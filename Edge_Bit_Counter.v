==> flow/design.v <==
module Edge_Bit_Counter(
  input wire CLK, RST,
  input wire enable,
  input wire [5 : 0] Prescale,
  output reg [2 : 0] bit_cnt,
  output reg [4 : 0] edge_cnt
  );
always @(posedge CLK, negedge RST)
begin
  if(!RST)
    begin
    end
  else if(enable)
    begin
      case(Prescale)
        6'b000100: begin
          if(edge_cnt == 'b00011)
            begin
              bit_cnt = bit_cnt + 1;
              edge_cnt = 'b0;
            end
          else
            begin
              edge_cnt = edge_cnt + 1;
            end
        end
        6'b001000: begin
          if(edge_cnt == 'b00111)
            begin
              bit_cnt = bit_cnt + 1;
              edge_cnt = 'b0;
            end
          else
            begin
              edge_cnt = edge_cnt + 1;
            end
        end
        6'b010000: begin
          if(edge_cnt == 'b01111)
            begin
              bit_cnt = bit_cnt + 1;
              edge_cnt = 'b0;
            end
          else
            begin
              edge_cnt = edge_cnt + 1;
            end
        end
        6'b100000: begin
          if(edge_cnt == 'b11111)
            begin
              bit_cnt = bit_cnt + 1;
              edge_cnt = 'b0;
            end
          else
            begin
              edge_cnt = edge_cnt + 1;
            end
        end
        default: begin
          bit_cnt = 'b0;
          edge_cnt = 'b0;
        end
      endcase
    end
  else
    begin
      bit_cnt = 'b0;
      edge_cnt = 'b0;
    end
end
endmodule
## From RTL to reports: Edge_Bit_Counter

What the tools print for Edge_Bit_Counter, step after step.
Line numbers count from 1 in the design file above.
Library cell names are shortened.
The mark - stands for no value.

| design | value |
|---|---|
| top | Edge_Bit_Counter |
| clock input | CLK |
| library | sky130hd |
| corner | tt_025C_1v80 |

## After elaboration

Counts by Yosys on the flattened word-level netlist (proc, flatten, opt, wreduce; memories kept). Register bits leave out memories and registers merged into their read ports (data or address). Print and check cells are left out. Cells with the same type and inputs are merged into one.

| storage and ports | value |
|---|---|
| bits in registers | 8 |
| output and inout bits | 8 |
| cells after elaboration | 27 |

| operators by class | value |
|---|---|
| add/sub/neg operators | 2 |
| equality and inequality tests | 12 |
| reduce/logical cells | 1 |
| mux-type cells | 10 |

Operators with widths:

| operator | number |
|---|---|
| case mux 5 bit (select 4 bit) | 1 |
| 2-to-1 mux 5 bit | 4 |
| != test 3 bit (second input constant) | 4 |
| case mux 3 bit (select 4 bit) | 1 |
| 2-to-1 mux 3 bit | 4 |
| == test 6 x 3 -> 1 bit (second input constant) | 1 |
| == test 6 x 4 -> 1 bit (second input constant) | 1 |
| == test 6 x 5 -> 1 bit (second input constant) | 1 |
| == test 6 bit (second input constant) | 1 |
| adder 5 x 1 -> 5 bit (second input constant) | 1 |
| == test 5 x 2 -> 1 bit (second input constant) | 1 |
| == test 5 x 3 -> 1 bit (second input constant) | 1 |
| == test 5 x 4 -> 1 bit (second input constant) | 1 |
| == test 5 bit (second input constant) | 1 |
| AND reduction 5 bit | 1 |
| adder 3 x 1 -> 3 bit (second input constant) | 1 |

## Depth

Longest topological path by Yosys (ltp), each cell counted once; first at word level (registers and memories cut), then after technology mapping (sequential cells cut; the memories' decode and read muxes count).

| logic depth | value |
|---|---|
| word-level depth | 3 |
| ABC_AREA | 0 |
| mapped depth | 8 |
| mapped depth without buffers | 8 |

## Netlist

The flow's flattened synthesis, as Yosys stat reports it; memories are mapped. The netlist is that of the ABC_AREA named above (0 if unset); the other value can give another one.

Cells by type:

| cell | number | total area (sq um) |
|---|---|---|
| edfxtp_1 | 8 | 240.23 |
| ha_1 | 5 | 62.56 |
| xnor2_1 | 3 | 26.275 |
| inv_1 | 6 | 22.522 |
| nor3b_1 | 3 | 22.522 |
| a21oi_1 | 4 | 20.019 |
| nand2b_1 | 3 | 18.768 |
| nor2_1 | 5 | 18.768 |
| a221oi_2 | 1 | 15.014 |
| nand2_1 | 4 | 15.014 |
| o21ai_0 | 3 | 15.014 |
| a311o_1 | 1 | 10.01 |
| nand3_1 | 2 | 10.01 |
| or4b_1 | 1 | 10.01 |
| a31o_2 | 1 | 8.758 |
| o41ai_1 | 1 | 8.758 |
| or4_2 | 1 | 8.758 |
| a21boi_0 | 1 | 7.507 |

Other cell types: 7; their cells: 7.

| synthesis totals | value |
|---|---|
| mapped flip-flops | 8 |
| mapped cells | 60 |
| mapped area | 0.0005831 sq mm |
| buffers | 0 |

## Path before layout

OpenSTA on the mapped netlist: ideal clock, no wires. The path of least setup slack (recovery checks aside). Input and output delay are each 20% of the period. Register names are those of the netlist, which keeps one name where synthesis merged equal registers.

| timing after synthesis | value |
|---|---|
| path kind | register to register |
| start point | register edge_cnt[0] |
| end point | register edge_cnt[2] |
| required time | 1.952 ns |
| period | 2.12 ns |
| data arrival time | 1.921 ns |
| buffers on the path | 0 |
| path delay | 2.089 ns |
| stages | 9 |
| library setup time | 0.168 ns |
| path slack | 0.031 ns |
| launch time at the first pin | 0.000 ns |
| synthesis period reached | 2.089 ns |

"path delay" is the arrival time less input delay plus setup time.
"stages" counts driving pins, that of a launching flip-flop among them; a cell with two outputs on the path counts twice.
"synthesis period reached" is the clock period less the worst setup slack; recovery checks do not enter. This is arithmetic on one report: input and output delays are still those of the set period (20% each).
The rows between start and end are the longest chain of elaborated cells between them; the timing report does not say that the signal goes this way. Where chains are equally long, one stands for them.
Each line given opens the expression or statement behind the cell; cells for indexed reads and writes are added by Yosys, which also makes memories of some case tables.
At most two assigning lines are given for a register; there are more.

| between the ends, after synthesis | value |
|---|---|
| cells stage by stage | edfxtp_1 > ha_1 > nand3_1 > inv_1 > ha_1 > nor3b_1 > o21ai_1 > a311o_1 > a221oi_2 |
| length of the longest elaborated chain | 3 |
| elaborated cells on any way between the ends | 10 |

Ends and longest elaborated chain, after synthesis:

| element | line | RTL |
|---|---|---|
| start: declaration | 6 | `output reg [4 : 0] edge_cnt` |
| start: assignment | 24 | `edge_cnt = edge_cnt + 1;` |
| start: assignment | 35 | `edge_cnt = edge_cnt + 1;` |
| adder 5 x 1 -> 5 bit | 57 | `edge_cnt = edge_cnt + 1;` |
| 2-to-1 mux 5 bit | 50 | `if(edge_cnt == 'b11111)` |
| case mux 5 bit (select 4 bit) | 15 | `case(Prescale)` |
| end: assignment | 24 |  |
| end: assignment | 35 |  |
| end: declaration | 6 |  |

## Path in the finished layout

From the final timing report of flow run B: the path of least setup slack in the routed layout; clock arrival at registers is part of the times.

| timing post-layout | value |
|---|---|
| path kind | input to register |
| start point | input Prescale[5] |
| end point | register bit_cnt[2] |
| library setup time | 0.24 ns |
| stages | 5 |
| path slack | 0.26 ns |
| buffers on the path | 1 |
| required time | 2.91 ns |
| data arrival time | 2.65 ns |
| launch time at the first pin | 0.59 ns |
| period | 2.93 ns |
| external input delay | 0.59 ns |

The rows between start and end are the longest chain of elaborated cells between them; the timing report does not say that the signal goes this way. Where chains are equally long, one stands for them.
At most two assigning lines are given for a register; there are more.
The path ends at the enable pin of a flip-flop; only ways to that pin are counted.

| between the ends, post-layout | value |
|---|---|
| cells stage by stage | clkdlybuf4s50_1 > or4_2 > nor2_1 > o21ai_0 > a31o_2 |
| length of the longest elaborated chain | 3 |
| elaborated cells on any way between the ends | 9 |
| source lines of those cells | 1 |

Ends and longest elaborated chain, post-layout:

| element | line | RTL |
|---|---|---|
| start: declaration | 4 | `input wire [5 : 0] Prescale,` |
| == test 6 bit | 15 | `case(Prescale)` |
| != test 3 bit | - |  |
| AND reduction 5 bit | - |  |
| end: assignment | 19 | `bit_cnt = bit_cnt + 1;` |
| end: assignment | 30 | `bit_cnt = bit_cnt + 1;` |
| end: declaration | 5 | `output reg [2 : 0] bit_cnt,` |

Subject: flow runs of Edge_Bit_Counter

Hi,

Measured results for Edge_Bit_Counter: 2 stored runs of the Yosys and OpenROAD flow on sky130hd. The settings differ; the order carries no meaning. The constraints put input and output delay at 20% of the set period each and load the outputs with 0.01 pF.
By "allowed time less slack (worst setup path)" is meant the share of the clock period that the worst setup path is allowed (20% is reserved at inputs, 20% at outputs), minus its slack. Clock arrival times at its registers enter into it.
Settings: n/a = not set for that run.
Among the results, n/a means that no value is shown for the run.

| run name | period_ns | CORE_UTILIZATION | SETUP_SLACK_MARGIN | PLACE_DENSITY_LB_ADDON | CORE_MARGIN | ABC_AREA | CTS_CLUSTER_SIZE | CAP_MARGIN | SLEW_MARGIN | PLACE_DENSITY | CORE_ASPECT_RATIO | CELL_PAD_IN_SITES_GLOBAL_PLACEMENT | CELL_PAD_IN_SITES_DETAIL_PLACEMENT | TNS_END_PERCENT | GPL_TIMING_DRIVEN | GPL_ROUTABILITY_DRIVEN | CTS_CLUSTER_DIAMETER | MIN_ROUTING_LAYER | allowed time less slack (worst setup path) (ns) | class of the worst setup path | area of the synthesized netlist (sq mm) | total die area (sq mm) | sum of negative setup slack (ns) | final utilization (%) | setup slack of the critical path (ns) | standard-cell area of the final layout (sq mm) |
|---|---|---|---|---|---|---|---|---|---|---|---|---|---|---|---|---|---|---|---|---|---|---|---|---|---|---|
| flow run A | 1.37 | 68 | -0.11 | 0.05 | 6 | 1 | 73 | 20 | 20 | n/a | n/a | n/a | n/a | n/a | n/a | n/a | n/a | n/a | n/a | n/a | n/a | n/a | n/a | n/a | n/a | n/a |
| flow run B | 2.93 | 17 | n/a | n/a | 4 | n/a | n/a | 40 | 20 | 0.48 | 0.67 | 3 | 2 | 90 | 0 | 0 | 80 | met2 | 2.08 | input to register | 0.0005831 | 0.0044494 | 0.000 | 25.6 | 0.260 | 0.0008433 |

Flow run A: no results, placement failed with FLW-0024

Regards
