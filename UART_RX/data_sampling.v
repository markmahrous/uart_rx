==> flow/design.v <==
module data_sampling (
 input   wire                  CLK,
 input   wire                  RST,
 input   wire                  S_DATA,
 input   wire   [5:0]          Prescale,
 input   wire   [5:0]          edge_count,
 input   wire                  Enable, 
 output  reg                   sampled_bit
);
reg  [2:0]    Samples ;
wire [4:0]    half_edges ,
              half_edges_p1 ,
			  half_edges_n1 ;
assign 	half_edges    = (Prescale >> 1) - 'b1 ;
assign 	half_edges_p1 =  half_edges + 'b1 ;
assign 	half_edges_n1 =  half_edges - 'b1 ;
always @ (posedge CLK or negedge RST)
 begin
  if(!RST)
   begin
    Samples <= 'b0 ;
   end
  else 
   begin
    if(Enable) 
	 begin
	  if(edge_count == half_edges_n1)
       begin
        Samples[0] <= S_DATA ;
       end	
      else if(edge_count == half_edges)
       begin
        Samples[1] <= S_DATA ;
       end	
      else if(edge_count == half_edges_p1)
       begin
        Samples[2] <= S_DATA ;
       end
     end
    else
     begin
      Samples <= 'b0 ;
     end 
   end	 
 end
always @ (posedge CLK or negedge RST)
 begin
  if(!RST)
   begin
    sampled_bit <= 'b0 ;
   end
  else
   begin
    if(Enable) 
	 begin
      case (Samples)
      3'b000 : begin
                sampled_bit <= 1'b0 ;
               end	
      3'b001 : begin
                sampled_bit <= 1'b0 ;
               end
      3'b010 : begin
                sampled_bit <= 1'b0 ;
               end	
      3'b011 : begin
                sampled_bit <= 1'b1 ;
               end	
      3'b100 : begin
                sampled_bit <= 1'b0 ;
               end
      3'b101 : begin
                sampled_bit <= 1'b1 ;
               end	
      3'b110 : begin
                sampled_bit <= 1'b1 ;
               end
      3'b111 : begin
                sampled_bit <= 1'b1 ;
               end
      endcase
     end
    else
     begin
       sampled_bit <= 1'b0 ;
     end	 
   end
 end 
endmodule
=== From RTL to reports: data_sampling ===
What the tools print for data_sampling, step after step.
Line numbers count from 1 in the design file above.
Library cell names are shortened.
A cell with - has no value.

* Top module: data_sampling
* Clock input: CLK
* Library: sky130hd
* Corner: tt_025C_1v80

=== Word-level counts ===
Yosys after proc, flatten, opt, wreduce and memory -nomap, before mapping. Memory bits, and registers merged into a memory's read port (data or address), are not among the register bits. Print and check cells are not counted. Equal cells are merged and count once.
Memory sizes are those after Yosys's memory passes, which may raise the word count (mostly to a power of two), join words into wider ones and drop unused or constant bits.

* Bits in latches: 0
* Bits in writable memories: 0
* Memory bits (read-only): 8
* Memories kept: 1
* Word width x clocked read ports: 0
* Bits of input ports: 16
* Output and inout port bits: 1
* Cells after elaboration: 28
* Flip-flop bits (word level): 4

* Div/mod/pow operators: 0
* Bitwise logic cells: 0
* Mux-type cells: 10
* Eq/ne operators: 8
* Shift-type cells: 0
* Reduce/logical cells: 2
* Magnitude comparators: 0
* $add $sub $neg: 3
* Multiply operators: 0

{| class="wikitable"
|+ Memories
! name !! words !! width !! read ports !! wr ports !! RTL line !! text
|-
| (name not given) || 8 || 1 || 1 || 0 || 56 || <nowiki>case (Samples)</nowiki>
|}

{| class="wikitable"
|+ Operators by type and width
! kind !! count
|-
| 6-bit by 5-bit equality test with 1-bit output || 3
|-
| 5-bit by 1-bit subtractor with 5-bit output (second input constant) || 2
|-
| 1-bit two-way mux || 10
|-
| 2-bit by 1-bit inequality test with 1-bit output (second input constant) || 3
|-
| 5-bit by 1-bit adder with 5-bit output (second input constant) || 1
|-
| 2-bit inequality test (second input constant) || 2
|-
| 3-bit AND reduction || 1
|-
| 2-bit AND reduction || 1
|}

=== Depth ===
Yosys ltp: most cells in a row. Word level: on the elaborated netlist, between registers, memories and ports. Mapped: between sequential cells and ports; inverters and the memories' decode and read muxes count.

* Word-level depth: 7
* ABC_AREA: 0
* Mapped depth: 9
* Mapped depth without buffers: 8

=== Netlist ===
The flow's flattened synthesis, as Yosys stat reports it; memories are mapped. The netlist is that of the ABC_AREA named above (0 if unset); the other value can give another one.

* Mapped cells: 63
* Area of sequential cells: 100.1 um^2
* Buffers: 1
* Chip area (Yosys): 546.8 um^2
* Flip-flops: 4

{| class="wikitable"
|+ Cells by type
! cell !! count !! total area (um^2)
|-
| dfrtp_1 || 4 || 100.096
|-
| xnor2_1 || 10 || 87.584
|-
| mux2i_1 || 4 || 40.038
|-
| ha_1 || 3 || 37.536
|-
| xnor2_2 || 2 || 32.531
|-
| nand2_1 || 5 || 18.768
|-
| nor2_1 || 5 || 18.768
|-
| nor2b_1 || 3 || 18.768
|-
| and2b_2 || 2 || 17.517
|-
| a2111oi_2 || 1 || 15.014
|-
| nand3_1 || 3 || 15.014
|-
| nor3_1 || 3 || 15.014
|-
| buf_6 || 1 || 11.261
|-
| or4_4 || 1 || 11.261
|-
| a32o_1 || 1 || 10.01
|-
| nor3_2 || 1 || 10.01
|-
| o21ai_0 || 2 || 10.01
|-
| a221oi_1 || 1 || 8.758
|}

Not listed: further types 10, cells in them 11.

=== Path before layout ===
Path of least setup slack by OpenSTA after synthesis, without wires, with an ideal clock, recovery checks aside; 20% of the period is set as input and as output delay. Where synthesis merged equal registers, the netlist keeps one of their names.

* Path kind: input to register
* Start point: input Prescale[1]
* End point: register Samples[1]
* Library setup time: 120 ps
* Slack: 166 ps
* Data arrival time: 2173 ps
* Clock period: 2460 ps
* Launch time at the first pin: 492 ps
* Data required time: 2340 ps
* External input delay: 492 ps
* Stages on the path: 9
* Buffers on the path: 1
* Path delay: 1801 ps
* Synthesis period reached: 2294 ps

"path delay" is the arrival time less input delay plus setup time.
"stages on the path" counts driving pins, that of a launching flip-flop among them; a cell with two outputs on the path counts twice.
"synthesis period reached" is the clock period less the worst setup slack; recovery checks do not enter. This is arithmetic on one report: input and output delays are still those of the set period (20% each).
The rows between start and end are the longest chain of elaborated cells between them; the timing report does not say that the signal goes this way. Where chains are equally long, one stands for them.
Each line given opens the expression or statement behind the cell; cells for indexed reads and writes are added by Yosys, which also makes memories of some case tables.
A register here has more assigning lines than the two given.

* Path through: buf_6 > inv_1 > ha_1 > xnor2_2 > xnor2_1 > or4_4 > nor3_2 > mux2i_1 > nor2b_1
* Cells in the longest elaborated chain: 5
* Elaborated cells on any way between the ends: 10
* RTL lines with such cells: 5
* Classes of those cells: 2 x add/sub; 4 x eq/ne; 3 x mux; 1 x reduce/logical

{| class="wikitable"
|+ RTL lines, path after synthesis
! element !! RTL line !! text
|-
| from (decl) || 5 || <nowiki>input   wire   [5:0]          Prescale,</nowiki>
|-
| 5-bit by 1-bit subtractor with 5-bit output || 14 || <nowiki>assign half_edges = (Prescale >> 1) - 'b1 ;</nowiki>
|-
| 5-bit by 1-bit subtractor with 5-bit output || 16 || <nowiki>assign half_edges_n1 = half_edges - 'b1 ;</nowiki>
|-
| 6-bit by 5-bit equality test with 1-bit output || 27 || <nowiki>if(edge_count == half_edges_n1)</nowiki>
|-
| 1-bit two-way mux || 27 ||
|-
| 1-bit two-way mux || 25 || <nowiki>if(Enable)</nowiki>
|-
| to (assign) || 21 || <nowiki>Samples <= 'b0 ;</nowiki>
|-
| to (assign) || 33 || <nowiki>Samples[1] <= S_DATA ;</nowiki>
|-
| to (decl) || 10 || <nowiki>reg  [2:0]    Samples ;</nowiki>
|}

=== Path in the finished layout ===
Path of least setup slack in the final report of flow run 1 (OpenROAD, finished layout, wires in). Where an end is a register, its clock arrival counts in the times.
The path's times are printed in steps of 10 ps; the period is the one set.

* Path kind: input to register
* Start point: input Prescale[4]
* End point: register Samples[0]
* Launch time at the first pin: 300 ps
* Library setup time: 100 ps
* External input delay: 300 ps
* Data arrival time: 1940 ps
* Data required time: 1620 ps
* Clock period: 1480 ps
* Buffers on the path: 1
* Stages on the path: 7
* Slack: -330 ps

The rows between start and end are the longest chain of elaborated cells between them; the timing report does not say that the signal goes this way. Where chains are equally long, one stands for them.
A register here has more assigning lines than the two given.

* Path through: clkdlybuf4s15_1 > xnor2_2 > xnor2_2 > xor2_1 > a31oi_1 > a2111oi_2 > mux2i_1
* Cells in the longest elaborated chain: 5
* Elaborated cells on any way between the ends: 6
* RTL lines with such cells: 4
* Classes of those cells: 2 x add/sub; 2 x eq/ne; 2 x mux

{| class="wikitable"
|+ RTL lines, path post-layout
! element !! RTL line !! text
|-
| from (decl) || 5 || <nowiki>input   wire   [5:0]          Prescale,</nowiki>
|-
| 5-bit by 1-bit subtractor with 5-bit output || 14 || <nowiki>assign half_edges = (Prescale >> 1) - 'b1 ;</nowiki>
|-
| 5-bit by 1-bit subtractor with 5-bit output || 16 || <nowiki>assign half_edges_n1 = half_edges - 'b1 ;</nowiki>
|-
| 6-bit by 5-bit equality test with 1-bit output || 27 || <nowiki>if(edge_count == half_edges_n1)</nowiki>
|-
| 1-bit two-way mux || 27 ||
|-
| 1-bit two-way mux || 25 || <nowiki>if(Enable)</nowiki>
|-
| to (assign) || 21 || <nowiki>Samples <= 'b0 ;</nowiki>
|-
| to (assign) || 29 || <nowiki>Samples[0] <= S_DATA ;</nowiki>
|-
| to (decl) || 10 || <nowiki>reg  [2:0]    Samples ;</nowiki>
|}

Ticket comment

Module data_sampling, platform sky130hd: 2 stored runs of the flow (Yosys, OpenROAD) with differing settings, in no particular order. Input and output delays are each 20% of the period that was set; the output load is 0.01 pF.
"clock period reached" means the clock period less the worst setup slack. The figure is calculated, with input and output delays left at 20% of the set period.
"critical setup path time" is the time allowed to the run's worst setup path (the clock period less input and output delay, where it has them) less its slack. Clock arrival times count: a late capture clock shortens it, a late launch clock lengthens it.
By "power consumption" is meant OpenSTA's value without simulated activity: inputs other than the clock are taken to toggle once in ten clock periods, and the tool carries that through the logic.
"critical setup path time" is known to 10 ps.

=== Flow run 1 ===
{| class="wikitable"
! Setting !! Value
|-
| period_ns || 1.48
|-
| CORE_UTILIZATION || 27
|-
| PLACE_DENSITY || 0.69
|-
| CORE_ASPECT_RATIO || 0.85
|-
| CELL_PAD_IN_SITES_GLOBAL_PLACEMENT || 1
|-
| CELL_PAD_IN_SITES_DETAIL_PLACEMENT || 1
|-
| TNS_END_PERCENT || 20
|-
| CTS_CLUSTER_DIAMETER || 99
|-
| MIN_ROUTING_LAYER || met1
|-
| CAP_MARGIN || 20
|-
| CORE_MARGIN || 2
|-
| SLEW_MARGIN || 20
|-
! Result !! Value
|-
| Chip area in the Yosys report || 546.8 um^2
|-
| Die size || 2402.3 um^2
|-
| Standard-cell area of the final layout || 989.7 um^2
|-
| Utilization after layout || 53.8%
|-
| Setup slack of the worst path || -328 ps
|-
| Setup total negative slack || -752 ps
|-
| Power consumption || 546.5 µW
|-
| Clock period reached || 1808 ps
|-
| Critical setup path time || 1510 ps
|-
| Worst path kind || input to register
|}

=== Flow run 2 ===
{| class="wikitable"
! Setting !! Value
|-
| period_ns || 3.81
|-
| CAP_MARGIN || 20
|-
| CORE_MARGIN || 2
|-
| CORE_UTILIZATION || 40
|-
| SLEW_MARGIN || 20
|-
! Result !! Value
|-
| Chip area in the Yosys report || 546.8 um^2
|-
| Die size || 1678.5 um^2
|-
| Standard-cell area of the final layout || 734.5 um^2
|-
| Utilization after layout || 57.2%
|-
| Setup slack of the worst path || 917 ps
|-
| Setup total negative slack || 0 ps
|-
| Power consumption || 169.8 µW
|-
| Clock period reached || 2893 ps
|-
| Critical setup path time || 2130 ps
|-
| Worst path kind || input to register
|}
