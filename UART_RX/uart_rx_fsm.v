==> flow/design.v <==
module uart_rx_fsm  # ( parameter DATA_WIDTH = 8 ) (
 input   wire                  CLK,
 input   wire                  RST,
 input   wire                  S_DATA,
 input   wire   [5:0]          Prescale,  
 input   wire                  parity_enable, 
 input   wire   [3:0]          bit_count,
 input   wire   [5:0]          edge_count,
 input   wire                  par_err,
 input   wire                  stp_err, 
 input   wire                  strt_glitch,
 output  reg                   strt_chk_en,  
 output  reg                   edge_bit_en, 
 output  reg                   deser_en, 
 output  reg                   par_chk_en, 
 output  reg                   stp_chk_en,
 output  reg                   dat_samp_en,
 output  reg                   data_valid
);
localparam  [2:0]      IDLE     = 3'b000 ,
                       start    = 3'b001 ,
					   data     = 3'b011 ,
					   parity   = 3'b010 ,
					   stop     = 3'b110 ,
					   err_chk  = 3'b111 ;
reg         [2:0]      current_state , 
                       next_state    ;
wire        [5:0]      check_edge , 
                       error_check_edge;                 					   
assign  check_edge = (Prescale - 6'd1) ;
assign  error_check_edge = (Prescale - 6'd2) ;
always @ (posedge CLK or negedge RST)
 begin
  if(!RST)
   begin
    current_state <= IDLE ;
   end
  else
   begin
    current_state <= next_state ;
   end
 end
always @ (*)
 begin
  case(current_state)
  IDLE   : begin
             if(!S_DATA)
			  next_state = start ;
			else
			  next_state = IDLE ; 			
           end
  start  : begin
             if(bit_count == 4'd0 && edge_count == check_edge)
			   begin
			    if(!strt_glitch)                     
				 begin
			      next_state = data ;
                 end
                else 
                 begin
 			      next_state = IDLE ;       
                 end		
               end
			 else
			   begin
			    next_state = start ; 			
               end			  
           end
  data   : begin
             if(bit_count == 4'd8 && edge_count == check_edge)
			   begin
			     if(parity_enable)
				   begin
			        next_state = parity ;
				   end 
                 else
				   begin
			        next_state = stop ;
                   end					
               end
			 else
			   begin
			    next_state = data ; 			
               end			  
           end 
  parity : begin
             if(bit_count == 4'd9 && edge_count == check_edge)
			   begin
			    next_state = stop ; 
               end
			 else
			   begin
			    next_state = parity ; 			
               end			  
            end
  stop    : begin  
			  if(parity_enable)
				begin
				  if(bit_count == 4'd10 && edge_count == error_check_edge)
			        begin
			          next_state = err_chk ; 
                    end
			      else
			        begin
					  next_state = stop ; 			
                   end					   
			    end
              else
                begin
				  if(bit_count == 4'd9 && edge_count == error_check_edge)
			        begin
			          next_state = err_chk ; 
                    end
			      else
			        begin
					  next_state = stop ; 			
                   end	
                end				
            end	
  err_chk : begin
              if(!S_DATA)
			   next_state = start ;
			  else
			   next_state = IDLE ; 									  
            end				  		   
  default: begin
			 next_state = IDLE ; 
           end	
  endcase                 	   
 end 
always @ (*)
 begin
  edge_bit_en = 1'b0 ;
  dat_samp_en = 1'b0 ;  
  deser_en    = 1'b0 ; 
  par_chk_en  = 1'b0 ; 
  stp_chk_en  = 1'b0 ;
  data_valid  = 1'b0 ;
  strt_chk_en = 1'b0 ;
  case(current_state)
  IDLE   : begin
             if(!S_DATA)
			  begin
               edge_bit_en = 1'b1 ; 
               deser_en    = 1'b0 ; 
               par_chk_en  = 1'b0 ; 
               stp_chk_en  = 1'b0 ;	
			   strt_chk_en = 1'b1 ;
               dat_samp_en = 1'b1 ; 			   
			  end 
			else
			  begin
			   strt_chk_en = 1'b0 ;
               edge_bit_en = 1'b0 ; 
               deser_en    = 1'b0 ; 
               par_chk_en  = 1'b0 ; 
               stp_chk_en  = 1'b0 ;
               dat_samp_en = 1'b0 ; 			   
			  end  			
           end
  start  : begin
			 strt_chk_en = 1'b1 ;  
             edge_bit_en = 1'b1 ; 
             deser_en    = 1'b0 ; 
             par_chk_en  = 1'b0 ; 
             stp_chk_en  = 1'b0 ;
             dat_samp_en = 1'b1 ;			 
           end
  data   : begin
             edge_bit_en = 1'b1 ; 
             deser_en    = 1'b1 ; 
             par_chk_en  = 1'b0 ; 
             stp_chk_en  = 1'b0 ;
             dat_samp_en = 1'b1 ;			 
           end
  parity : begin
             edge_bit_en = 1'b1 ; 
             deser_en    = 1'b0 ; 
             par_chk_en  = 1'b1 ; 
             stp_chk_en  = 1'b0 ;
             dat_samp_en = 1'b1 ;				 
           end
  stop   : begin
             edge_bit_en = 1'b1 ; 
             deser_en    = 1'b0 ; 
             par_chk_en  = 1'b0 ; 
             stp_chk_en  = 1'b1 ;
             dat_samp_en = 1'b1 ;				 
           end	
  err_chk: begin
             edge_bit_en = 1'b0 ; 
             deser_en    = 1'b0 ; 
             par_chk_en  = 1'b0 ; 
             stp_chk_en  = 1'b0 ;
             dat_samp_en = 1'b1 ;
             if(par_err | stp_err)
			   begin
			    data_valid = 1'b0 ; 
               end
			 else
			   begin
			    data_valid = 1'b1 ; 	    				
               end				 
           end			   
  default: begin
             edge_bit_en = 1'b0 ; 
             deser_en    = 1'b0 ; 
             par_chk_en  = 1'b0 ; 
             stp_chk_en  = 1'b0 ;	
			 data_valid  = 1'b0 ;
             dat_samp_en = 1'b0 ;				 
		   end 
  endcase                 	   
 end 
endmodule
Reports on uart_rx_fsm
What the tools print for uart_rx_fsm, step after step. Lines are those of the file above, counted from 1. Operators: Yosys type, input widths -> output width; for muxes data width and select width s. Library cell names are shortened. A cell with - has no value.

Top: uart_rx_fsm. Clock input: CLK. Standard-cell library: sky130hd. Library corner: tt_025C_1v80.

Word level
Source: Yosys, flattened and elaborated, memories not mapped. Widths are those after wreduce; folded enables and synchronous resets count as part of the registers. Registers that Yosys merges into a memory's read port (data or address) are not register bits. Print and check cells do not count.

The entry for flip-flop bits (word level) reads 3. The entry for elaborated cells reads 43.

Add/sub/neg operators: 2. The entry for equality and inequality tests reads 10. Muxes and demuxes: 19. For bitwise gates (word level) the number is 1. Reductions and logical operators: 10.

Operator list (count): $pmux 3 s5 (1); $eq 4x4->1 const B (3); $eq 6x6->1 (2); $mux 1 (10); $mux 3 (3); $eq 3x2->1 const B (2); $eq 3x3->1 const B (2); $sub 6x1->6 const B (1); $sub 6x2->6 const B (1); $pmux 1 s2 (3); $logic_and 1x1->1 (5); $reduce_or 5->1 (1); $logic_not 4->1 (1); $reduce_or 4->1 (1); $mux 2 (2); $eq 3x1->1 const B (1); $logic_not 3->1 (1); $reduce_or 2->1 (1); $or 1x1->1 (1).

Longest topological paths
Depth = most cells in a row (Yosys ltp): at word level without a register or memory, in the mapped netlist without a sequential cell, where the memories' decode and read muxes count.

The entry for word-level depth reads 6. For ABC_AREA the number is 0. Gate-level depth with buffers: 7. For gate-level depth less buffers the number is 7.

Netlist
The flow's flattened synthesis, as Yosys stat reports it; memories are mapped. The netlist is that of the ABC_AREA named above (0 if unset); the other value can give another one.

Cells by type: dfrtp_1 (count 5, total area 125.12 µm²); xnor2_1 (count 5, total area 43.792 µm²); ha_1 (count 3, total area 37.536 µm²); xor2_1 (count 4, total area 35.034 µm²); dfstp_2 (count 1, total area 26.275 µm²); inv_1 (count 7, total area 26.275 µm²); nor2_1 (count 6, total area 22.522 µm²); a31oi_1 (count 3, total area 18.768 µm²); nand2b_1 (count 3, total area 18.768 µm²); xnor2_2 (count 1, total area 16.266 µm²); a21o_1 (count 2, total area 15.014 µm²); nor3_1 (count 3, total area 15.014 µm²); o211ai_1 (count 2, total area 15.014 µm²); nand2b_4 (count 1, total area 13.763 µm²); and2_1 (count 2, total area 12.512 µm²); and3_1 (count 2, total area 12.512 µm²); nor3b_2 (count 1, total area 12.512 µm²); nor4_1 (count 2, total area 12.512 µm²).

Not listed: further types 19, cells in them 20.

The entry for standard cells after synthesis reads 73. Mapped area: 0.0006319 mm². The figure for area of sequential cells is 0.0001514 mm². Flip-flops: 6. For buffer cells the number is 0.

Timing after synthesis
Path of least setup slack by OpenSTA after synthesis, without wires, with an ideal clock, recovery checks aside; 20% of the period is set as input and as output delay. Where synthesis merged equal registers, the netlist keeps one of their names.

Path type: input-to-reg. From: in Prescale[1]. To: reg current_state. The figure for period is 1.7 ns. Under input delay stands 0.340 ns. Under arrival stands 1.691 ns. Under data required time stands 1.578 ns. The figure for path slack is -0.112 ns. For path delay the number is 1.473 ns. Under stages stands 7. Period reached after synthesis: 1.812 ns.

"path delay" = arrival - input delay + setup time. "stages" counts driving pins, that of a launching flip-flop among them; a cell with two outputs on the path counts twice. "period reached after synthesis" is the clock period less the worst setup slack; recovery checks do not enter. This is arithmetic on one report: input and output delays are still those of the set period (20% each). An end named without its bit number is one bit of that signal or, where synthesis recoded a state register, one of its new flip-flops.

Cells stage by stage: inv_1 -> ha_1 -> and2_1 -> o31a_1 -> o2111a_1 -> and2_1 -> a32o_1.

RTL lines, path after synthesis: from (decl) (line 5) `input   wire   [5:0]          Prescale,`; to (assign) (line 36) `current_state <= IDLE ;`; to (assign) (line 40) `current_state <= next_state ;`; to (decl) (line 26) `reg         [2:0]      current_state ,`.

Chain of elaborated cells between the ends: none given.

Timing after layout
From the final timing report of flow run 1: the path of least setup slack in the routed layout; clock arrival at registers is part of the times.

Path type: input-to-output. From: in S_DATA. To: out dat_samp_en. The figure for period is 3.06 ns. Under input delay stands 0.61 ns. Under arrival stands 2.30 ns. Under data required time stands 2.45 ns. The figure for path slack is 0.14 ns. Under stages stands 6.

Between the ends stands the longest chain of elaborated cells between them, by number of cells; it is not shown to be the way that was timed. Of several equally long chains one is given. Each line given opens the expression or statement behind the cell; cells for indexed reads and writes are added by Yosys, which also makes memories of some case tables.

Cells stage by stage: clkdlybuf4s50_1 -> inv_1 -> a21o_1 -> or4_1 -> or2_2 -> dlygate4sd2_1. The figure for length of the longest elaborated chain is 2. Under elaborated cells on any way between the ends stands 2. Those cells by class: mux: 2.

RTL lines, path post-layout: from (decl) (line 4) `input   wire                  S_DATA,`; $mux 1 (line 142) `if(!S_DATA)`; $pmux 1 s2 (line 140) `case(current_state)`; to (decl) (line 17) `output  reg                   dat_samp_en,`.

Subject: uart_rx_fsm on sky130hd, stored results

Hello all,

uart_rx_fsm through Yosys and OpenROAD on sky130hd: 2 stored runs, unordered, with their settings and measured results. The constraints put input and output delay at 20% of the set period each and load the outputs with 0.01 pF. "clock period reached": clock period set for the run, less the worst setup slack. It is reckoned from that one timing run; input and output delays stay at 20% of the period that was set. "allowed time less slack (worst setup path)" = time allowed to the worst setup path (clock period - input delay - output delay, where it has them) - its slack; a late launch clock adds to it, a late capture clock takes from it. "total power of the final layout": no workload was simulated; the value follows from the tool's default switching activity.

Flow run 1 has these settings: period_ns 3.06; CORE_UTILIZATION 19; PLACE_DENSITY 0.39; CORE_MARGIN 4; CELL_PAD_IN_SITES_GLOBAL_PLACEMENT 2; ABC_AREA 0; GPL_TIMING_DRIVEN 1; SLEW_MARGIN 15; MAX_ROUTING_LAYER met5; CAP_MARGIN 20. The setup total negative slack is 0.000 ns. The measured total power of the final layout is 279.2 µW. The utilization after layout reads 32.5%. For the clock period reached the run shows 2.916 ns. For the allowed time less slack (worst setup path) the run shows 1.69 ns. Critical path kind: input-to-output. The Yosys chip area after synthesis reads 0.0006319 mm². The standard-cell area after layout stands at 0.0010172 mm². The measured die footprint is 0.0043119 mm². The worst setup slack after layout comes to 0.144 ns.

Flow run 2 has these settings: period_ns 1.85; SETUP_SLACK_MARGIN 0.16; CAP_MARGIN 20; CORE_MARGIN 2; CORE_UTILIZATION 40; SLEW_MARGIN 20. The Yosys chip area after synthesis reads 0.0006319 mm². The setup total negative slack is -0.099 ns. The utilization after layout reads 81.8%. The standard-cell area after layout stands at 0.0012174 mm². For the allowed time less slack (worst setup path) the run shows 1.58 ns. Critical path kind: reg-to-output. For the clock period reached the run shows 1.949 ns. The measured total power of the final layout is 535.4 µW. The worst setup slack after layout comes to -0.099 ns. The measured die footprint is 0.0019136 mm².

Thanks
